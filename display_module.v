==> flow/design.v <==
module display_module (
	input clk,  
	input en,  
  	input [6:0] b1,b2,b3,b4,  
  	output o1,o2,o3,o4,
  	output [0:6] bcd
);
	reg o1,o2,o3,o4;
	reg [0:6] bcd;
	reg [63:0] display_count; 
	always @(posedge clk)
	begin
		if(en==1)
		begin
			display_count=display_count+1;
			if(display_count%131072<=30000)
			begin
				o1=1;
				o2=1;
				o3=1;
				o4=0;
				bcd=b4;
			end
			else if(display_count%131072>30000 & display_count%131072<=60000)
			begin
				o1=1;
				o2=1;
				o3=0;
				o4=1;
				bcd=b3;
			end
			else if(display_count%131072>60000 & display_count%131072<=90000 )
			begin
				o1=1;
				o2=0;
				o3=1;
				o4=1;
				bcd=b2;
			end
			else if(display_count%131072>90000 & display_count%131072<=120000 )
			begin
				o1=0;
				o2=1;
				o3=1;
				o4=1;
				bcd=b1;
			end
			else if(display_count==120000)
			begin
				display_count=0;
			end
		end
		else
		begin
			o1=1;
			o2=1;
			o3=1;
			o4=1;
		end
	end
endmodule
-- Tool chain data of display_module
Tool output for the design above, in the order of the flow.
Lines are those of the file above, counted from 1.
Operators carry their Yosys type and port widths (W data, S select, Z words).
Library cell names are shortened.
A cell with - has no value.
- top module: display_module
- clock port: clk
- cell library: sky130hd
- timing corner: tt_025C_1v80

-- Elaborated design
Source: Yosys, flattened and elaborated, memories not mapped. Widths are those after wreduce. Registers that Yosys merges into a memory's read port (data or address) are not register bits. Print and check cells do not count. Equal cells are merged and count once.
- flip-flop bits (word level) at 75
- latch bits: 0
- noted RAM bits: 0
- noted ROM bits: 0
- noted word width x clocked read ports: 0
- memories at 0
- noted output and inout bits: 11
- elaborated cells: 41
- add/sub/neg operators: 1
- $mul: 0
- noted divide/modulo/power cells: 0
- noted $lt $le $gt $ge: 7
- noted eq/ne operators: 1
- shift operators: 0
- noted muxes and demuxes: 15
- noted bitwise gates (word level): 4
- reductions and logical operators: 7
- operator list (operator ; number):
    $mux W64 ; 5
    $add A64 B1 Y64 const B ; 1
    $eq A64 B17 Y1 const B ; 1
    $le A17 B17 Y1 const B ; 2
    $mux W7 ; 4
    $gt A17 B15 Y1 const B ; 1
    $le A17 B15 Y1 const B ; 1
    $gt A17 B16 Y1 const B ; 1
    $le A17 B16 Y1 const B ; 1
    $gt A17 B17 Y1 const B ; 1
    $mux W1 ; 6
    $reduce_bool A4 Y1 ; 1
    $reduce_or A4 Y1 ; 1
    $and A1 B1 Y1 ; 3
    $reduce_bool A3 Y1 ; 1
    $reduce_or A3 Y1 ; 1
    $reduce_and A2 Y1 ; 1
    $reduce_bool A2 Y1 ; 1
    $reduce_or A2 Y1 ; 1
    $not A1 Y1 ; 1

-- Longest topological paths
Depth = most cells in a row (Yosys ltp): at word level without a register or memory, in the mapped netlist without a sequential cell, where the memories' decode and read muxes count.
- noted word-level depth: 7
- ABC_AREA: 0
- noted mapped depth: 13

-- Netlist
Source: synth_stat.txt of the flow (Yosys; design flattened, memories mapped). It holds for the ABC_AREA given above (unset counts as 0); a run with the other value may have another netlist.
The area totals of this step are shown rounded.
- mapped cells: 581
- chip area (Yosys) at 5480 um^2
- area of sequential cells at 2210 um^2
- mapped flip-flops: 75
- buffers at 39
- cell types (cell type ; number ; area in all (um^2)):
    edfxtp_1 ; 71 ; 2.13E+03
    xnor2_1 ; 36 ; 315.302
    nand3_1 ; 46 ; 230.221
    xor2_1 ; 24 ; 210.202
    nand4_1 ; 31 ; 193.936
    nor4_1 ; 25 ; 156.4
    nand2_1 ; 38 ; 142.637
    and3_1 ; 18 ; 112.608
    nor2_1 ; 30 ; 112.608
    nor3_1 ; 21 ; 105.101
    o211ai_1 ; 13 ; 97.594
    buf_2 ; 19 ; 95.091
    dfxtp_1 ; 4 ; 80.077
    o221a_2 ; 7 ; 78.826
    a21oi_1 ; 15 ; 75.072
    or2_2 ; 12 ; 75.072
    or4_1 ; 10 ; 75.072
    inv_1 ; 17 ; 63.811
Not listed: further types 48, cells in them 144.

-- Timing after synthesis
OpenSTA on the mapped netlist: ideal clock, no wires. The path of least setup slack (recovery checks aside). Input and output delay are each 20% of the period. Register names are those of the netlist, which keeps one name where synthesis merged equal registers.
- kind: reg2reg
- start: reg display_count[0]
- end: reg bcd[5]
- clock period at 5020 ps
- setup time: 259 ps
- time at the first pin: 0 ps
- noted data arrival time: 3255 ps
- data required time at 4761 ps
- setup slack: 1507 ps
- noted delay of the path: 3514 ps
- noted stages: 12
- buffers on the path: 2
- noted period reached after synthesis: 3513 ps
"delay of the path" is the arrival time less input delay plus setup time.
"stages" counts driving pins, that of a launching flip-flop among them; a cell with two outputs on the path counts twice.
"period reached after synthesis" is the clock period less the worst setup slack; recovery checks do not enter. This is arithmetic on one report: input and output delays are still those of the set period (20% each).
The rows between start and end are the longest chain of elaborated cells between them; the timing report does not say that the signal goes this way. Where chains are equally long, one stands for them.
Each line given opens the expression or statement behind the cell; cells for indexed reads and writes are added by Yosys, which also makes memories of some case tables.
At most two assigning lines are given for a register; there are more.
The path ends at the data pin of a flip-flop with enable; ways to the enable are not counted.
- cell sequence: edfxtp_1 -> ha_1 -> buf_2 -> nand3_1 -> nor3_1 -> mux2_2 -> or2_1 -> nor4_1 -> o21a_1 -> buf_2 -> mux2_1 -> a211o_1
- noted length of the longest elaborated chain: 7
- RTL lines, path after synthesis (what ; line ; source):
    start: declaration ; 10 ; reg [63:0] display_count;
    start: assignment ; 15 ; display_count=display_count+1;
    start: assignment ; 50 ; display_count=0;
    $add A64 B1 Y64 ; 15 ;
    $gt A17 B17 Y1 ; 40 ; else if(display_count%131072>90000 & display_count%131072<=120000 )
    $and A1 B1 Y1 ; 40 ;
    $mux W7 ; 40 ;
    $mux W7 ; 32 ; else if(display_count%131072>60000 & display_count%131072<=90000 )
    $mux W7 ; 24 ; else if(display_count%131072>30000 & display_count%131072<=60000)
    $mux W7 ; 16 ; if(display_count%131072<=30000)
    end: assignment ; 22 ; bcd=b4;
    end: assignment ; 30 ; bcd=b3;
    end: declaration ; 6 ; output [0:6] bcd

-- Path in the finished layout
Path of least setup slack in the final report of record 1 (OpenROAD, finished layout, wires in). Where an end is a register, its clock arrival counts in the times.
The report prints the path's times to 10 ps; the period is as set.
- kind: reg2reg
- start: reg display_count[8]
- end: reg display_count[16]
- clock period at 3200 ps
- setup time: 260 ps
- time at the first pin: 350 ps
- noted data arrival time: 3390 ps
- data required time at 3290 ps
- setup slack: -100 ps
- noted stages: 11
- buffers on the path: 2
The rows between start and end are the longest chain of elaborated cells between them; the timing report does not say that the signal goes this way. Where chains are equally long, one stands for them.
- cell sequence: edfxtp_1 -> nand3_4 -> buf_4 -> nor4_1 -> xor2_1 -> or2_4 -> or4_4 -> or4b_4 -> nor4_4 -> buf_6 -> a21oi_1
- noted length of the longest elaborated chain: 7
- RTL lines, path after layout (what ; line ; source):
    start: declaration ; 10 ; reg [63:0] display_count;
    start: assignment ; 15 ; display_count=display_count+1;
    start: assignment ; 50 ; display_count=0;
    $add A64 B1 Y64 ; 15 ;
    $gt A17 B17 Y1 ; 40 ; else if(display_count%131072>90000 & display_count%131072<=120000 )
    $and A1 B1 Y1 ; 40 ;
    $mux W64 ; 40 ;
    $mux W64 ; 32 ; else if(display_count%131072>60000 & display_count%131072<=90000 )
    $mux W64 ; 24 ; else if(display_count%131072>30000 & display_count%131072<=60000)
    $mux W64 ; 16 ; if(display_count%131072<=30000)
    end: assignment ; 15 ;
    end: assignment ; 50 ;
    end: declaration ; 10 ;

Hand-over note for display_module

Design display_module on sky130hd. What follows are 2 stored runs of the flow, each under its own settings; their order means nothing. The constraints put input and output delay at 20% of the set period each and load the outputs with 0.01 pF.
"period achieved" = clock period - worst setup slack. The figure is calculated, with input and output delays left at 20% of the set period.
By "allowed time less slack (worst setup path)" is meant the share of the clock period that the worst setup path is allowed (20% is reserved at inputs, 20% at outputs), minus its slack. Clock arrival times at its registers enter into it.
"total power of the final layout" rests on the timing tool's default activity at the inputs, not on a simulated workload.
"allowed time less slack (worst setup path)" is known to 10 ps.
The measured numbers are rounded.

Record 1

==> flow/run.sh <==
#!/bin/bash
# the make line also repeats the synthesis and layout settings of config.mk as NAME=value (left out here)
make -C /OpenROAD-flow-scripts/flow DESIGN_CONFIG=/design/flow/config.mk WORK_HOME=/design/flow/orfs CLKGATE_MAP_FILE= finish
==> flow/config.mk <==
export PLATFORM = sky130hd
export DESIGN_NAME = display_module
export DESIGN_NICKNAME = display_module
export VERILOG_FILES = /design/flow/design.v
export SDC_FILE = /design/flow/constraint.sdc
export NUM_CORES = 4
export LEC_CHECK = 0
export CAP_MARGIN = 35
export CELL_PAD_IN_SITES_GLOBAL_PLACEMENT = 0
export CORE_MARGIN = 2
export CORE_UTILIZATION = 48
export CTS_CLUSTER_SIZE = 59
export PLACE_DENSITY_LB_ADDON = 0.09
export SLEW_MARGIN = 30
==> flow/constraint.sdc <==
create_clock -name core_clock -period 3.2 [get_ports {clk}]
set_input_delay 0.6400 -clock core_clock [delete_from_list [all_inputs] [get_ports {clk}]]
set_output_delay 0.6400 -clock core_clock [all_outputs]
set_load 0.01 [all_outputs]

Measured in record 1:
- chip area after synthesis (Yosys) at 5480 um^2
- die outline area: 12300 um^2
- standard-cell area of the final layout at 7420 um^2
- utilization in the final report at 65.8%
- worst setup slack after layout at -104 ps
- final setup TNS: -846 ps
- worst hold slack in the final report: 498 ps
- noted the total power of the final layout: 2.78 mW
- noted the period achieved: 3304 ps
- allowed time less slack (worst setup path): 3300 ps
- critical path type: reg2reg

Record 2

==> flow/run.sh <==
#!/bin/bash
# the make line also repeats the synthesis and layout settings of config.mk as NAME=value (left out here)
make -C /OpenROAD-flow-scripts/flow DESIGN_CONFIG=/design/flow/config.mk WORK_HOME=/design/flow/orfs CLKGATE_MAP_FILE= finish
==> flow/config.mk <==
export PLATFORM = sky130hd
export DESIGN_NAME = display_module
export DESIGN_NICKNAME = display_module
export VERILOG_FILES = /design/flow/design.v
export SDC_FILE = /design/flow/constraint.sdc
export NUM_CORES = 4
export LEC_CHECK = 0
export ABC_AREA = 0
export CAP_MARGIN = 0
export CELL_PAD_IN_SITES_DETAIL_PLACEMENT = 0
export CORE_MARGIN = 3
export CORE_UTILIZATION = 42
export CTS_CLUSTER_DIAMETER = 282
export CTS_CLUSTER_SIZE = 62
export SETUP_SLACK_MARGIN = 1.08
export SLEW_MARGIN = 25
export TNS_END_PERCENT = 10
==> flow/constraint.sdc <==
create_clock -name core_clock -period 3.73 [get_ports {clk}]
set_input_delay 0.7460 -clock core_clock [delete_from_list [all_inputs] [get_ports {clk}]]
set_output_delay 0.7460 -clock core_clock [all_outputs]
set_load 0.01 [all_outputs]

Measured in record 2:
- chip area after synthesis (Yosys) at 5480 um^2
- die outline area: 14500 um^2
- standard-cell area of the final layout at 7210 um^2
- utilization in the final report at 56.9%
- worst setup slack after layout at 409 ps
- final setup TNS: 0 ps
- worst hold slack in the final report: 505 ps
- noted the total power of the final layout: 2.43 mW
- noted the period achieved: 3321 ps
- allowed time less slack (worst setup path): 3320 ps
- critical path type: reg2reg

End of note.
